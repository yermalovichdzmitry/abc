==> flow/design.v <==
module move(input logic clk,
 input logic reset,
 input logic W, N, S, E,
 output logic y1,y2);
typedef enum logic [3:0] {S0,S1,S2,S3,S4,S5,S6,S7,S8,S9,S10,S11,S12,S13,S14,S15} 
statetype;
	statetype state,nextstate;
	always_ff @(posedge clk,posedge reset)
				if(reset) state <= S0;
				else state <= nextstate;
	always_comb
		case (state)
					S0: if(E) nextstate = S1;
						 else nextstate = S0;
					S1: if(W) nextstate = S0;
						 else if(S) nextstate = S2;
						 else nextstate = S1;
					S2: if(N) nextstate = S1;
						  else if(W) nextstate = S3;
						  else if(E) nextstate = S4;
						  else nextstate = S2;
					S4: nextstate = S8;
					S3: if(E) nextstate = S5;
						 else nextstate = S3;
					S5:if(N) nextstate = S9;
						  else if(W) nextstate = S3;
						  else if(E) nextstate = S6;
						  else nextstate = S5;
					S9:if(W) nextstate = S10;
						 else if(S) nextstate = S5;
						 else nextstate = S9;
					S10:if(E) nextstate = S9;
						 else nextstate = S10;
					S6: nextstate = S7;
					S7: nextstate = S7;
					S8: nextstate = S8;
					default: nextstate = S0;
				endcase
	assign y1 = (state == S7);
	assign y2 = (state == S8);
endmodule
== From RTL to reports: move ==
What the tools print for move, step after step.
Line numbers count from 1 in the design file above.
Cell names lack the library's common part.
Not given: --
Inputs
  top: move
  clock: clk
  standard-cell library: sky130hd
  corner: tt_025C_1v80

== Word level ==
Yosys after proc, flatten, opt, wreduce and memory -nomap, before mapping. Enables and synchronous resets that opt folds into registers are not counted as muxes. Memory bits, and registers merged into a memory's read port (data or address), are not among the register bits. Print and check cells are not counted. Equal cells are merged and count once.
Word-level totals
  flip-flop bits (word level): 4
  bits of input ports: 6
  elaborated cells: 28
Cells by class
  equality and inequality tests: 10
  multiplexer cells: 14
  reduce/logical cells: 3
Operators with widths (number)
  case mux 4 bit (select 9 bit): 1
  equality test 4 x 3 -> 1 bit with constant B: 4
  2-to-1 mux 3 bit: 5
  equality test 4 bit with constant B: 3
  2-to-1 mux 4 bit: 3
  equality test 4 x 2 -> 1 bit with constant B: 2
  2-to-1 mux 2 bit: 4
  OR reduction 2 bit: 2
  equality test 4 x 1 -> 1 bit with constant B: 1
  logical NOT 4 bit: 1
  2-to-1 mux 1 bit: 1

== Longest topological paths ==
Depth = most cells in a row (Yosys ltp): at word level without a register or memory, in the mapped netlist without a sequential cell, where the memories' decode and read muxes count.
Depth
  depth after elaboration: 4
  ABC_AREA: 1
  mapped depth: 4
  gate-level depth less buffers: 4

== After synthesis ==
The flow's flattened synthesis, as Yosys stat reports it; memories are mapped. The netlist is that of the ABC_AREA named above (0 if unset); the other value can give another one.
The area totals of this step are shown rounded.
Cell types
  dfrtp_1: number 10, area in all 250.24 sq um
  nand2_1: number 15, area in all 56.304 sq um
  nand3_1: number 9, area in all 45.043 sq um
  dfstp_2: number 1, area in all 26.275 sq um
  inv_1: number 5, area in all 18.768 sq um
  nor2_2: number 2, area in all 12.512 sq um
  or2_2: number 2, area in all 12.512 sq um
  nor2_1: number 2, area in all 7.507 sq um
  o21ai_1: number 1, area in all 5.005 sq um
  inv_2: number 1, area in all 3.754 sq um
Synthesis totals
  mapped cells: 48
  chip area (Yosys): 438 sq um
  area of sequential cells: 277 sq um
  mapped flip-flops: 11

== Timing after synthesis ==
Source: OpenSTA report_checks on the synthesized netlist (no wires, ideal clock, input and output delay 20% of the period each), path of least setup slack; recovery checks are left aside. Register names are those of the netlist, which keeps one name where synthesis merged equal registers.
Timing post-synthesis
  path type: register -> register
  start point: register state
  end point: register state
  clock period: 1280 ps
  library setup time: 127 ps
  launch time at the first pin: 0 ps
  data arrival time: 675 ps
  setup slack: 478 ps
  delay of the path: 802 ps
  stages on the path: 2
  synthesis period reached: 802 ps
"delay of the path" = arrival - input delay + setup time.
"stages on the path" counts driving pins, that of a launching flip-flop among them; a cell with two outputs on the path counts twice.
"synthesis period reached" = period - worst setup slack (recovery checks aside). The figure is calculated, with input and output delays left at 20% of the set period.
Where an end lacks its bit number, it is one bit of the signal, or one of the new flip-flops if synthesis recoded a state register.
The rows between start and end are the longest chain of elaborated cells between them; the timing report does not say that the signal goes this way. Where chains are equally long, one stands for them.
A line is the first line of the expression or statement that the cell stems from. Yosys adds cells for indexed reads and writes and turns some case tables into memories.
On the way, post-synthesis
  cell sequence: dfrtp_1 -> or2_2
  cells in the longest elaborated chain: 3
  elaborated cells between the ends (all ways): 14
Ends and longest elaborated chain, post-synthesis
  from (decl): line 7  | statetype state,nextstate;
  from (assign): line 9  | if(reset) state <= S0;
  from (assign): line 10  | else state <= nextstate;
  equality test 4 bit: line 12  | case (state)
  OR reduction 2 bit
  case mux 4 bit (select 9 bit): line 12
  to (assign): line 9
  to (assign): line 10
  to (decl): line 7

== Timing after layout ==
Path of least setup slack in the final report of run A (OpenROAD, finished layout, wires in). Where an end is a register, its clock arrival counts in the times.
The path's times are printed in steps of 10 ps; the period is the one set.
Timing post-layout
  path type: register -> output
  start point: register state
  end point: output port y1
  clock period: 943 ps
  external output delay: 190 ps
  launch time at the first pin: 270 ps
  data arrival time: 780 ps
  setup slack: -20 ps
  stages on the path: 2
Where an end lacks its bit number, it is one bit of the signal, or one of the new flip-flops if synthesis recoded a state register.
The rows between start and end are the longest chain of elaborated cells between them; the timing report does not say that the signal goes this way. Where chains are equally long, one stands for them.
On the way, post-layout
  cell sequence: dfrtp_1 -> buf_2
  cells in the longest elaborated chain: 1
  elaborated cells between the ends (all ways): 1
Ends and longest elaborated chain, post-layout
  from (decl): line 7  | statetype state,nextstate;
  from (assign): line 9  | if(reset) state <= S0;
  from (assign): line 10  | else state <= nextstate;
  equality test 4 x 3 -> 1 bit: line 39  | assign y1 = (state == S7);
  to (decl): line 4  | output logic y1,y2);

Appendix: measured runs

Flow measurements of move on sky130hd: 2 stored runs with different settings, listed in no order. Input and output delays are each 20% of the period that was set; the output load is 0.01 pF.
"achieved clock period": clock period set for the run, less the worst setup slack. It is reckoned from that one timing run; input and output delays stay at 20% of the period that was set.
"worst setup path time" = time allowed to the worst setup path (clock period - input delay - output delay, where it has them) - its slack; a late launch clock adds to it, a late capture clock takes from it.
By "power" is meant OpenSTA's value without simulated activity: inputs other than the clock are taken to toggle once in ten clock periods, and the tool carries that through the logic.
"worst setup path time" is given in steps of 10 ps.
The results are shown rounded.
[run A] settings: period_ns=0.943, CORE_UTILIZATION=21, SETUP_SLACK_MARGIN=0.23, PLACE_DENSITY_LB_ADDON=0.15, CORE_ASPECT_RATIO=1.22, CELL_PAD_IN_SITES_GLOBAL_PLACEMENT=2, CELL_PAD_IN_SITES_DETAIL_PLACEMENT=1, ABC_AREA=1, CTS_CLUSTER_SIZE=69, SLEW_MARGIN=25, MIN_ROUTING_LAYER=met1, CAP_MARGIN=20, CORE_MARGIN=2
[run A] result: chip area after synthesis (Yosys) 438 sq um, die area 2470 sq um, standard-cell area of the final layout 659 sq um, utilization 0.329, worst setup slack after layout -21 ps, total negative slack -41 ps, power 0.000881 W, achieved clock period 964 ps, worst setup path time 780 ps, worst setup path kind register -> output
[run B] settings: period_ns=0.814, CORE_UTILIZATION=45, SETUP_SLACK_MARGIN=0.02, PLACE_DENSITY_LB_ADDON=0.24, HOLD_SLACK_MARGIN=0.0, CORE_ASPECT_RATIO=1.86, CELL_PAD_IN_SITES_DETAIL_PLACEMENT=1, CAP_MARGIN=10, SLEW_MARGIN=5, MAX_ROUTING_LAYER=met4, CORE_MARGIN=2
[run B] result: did not finish, floorplanning stopped with PDN-0185
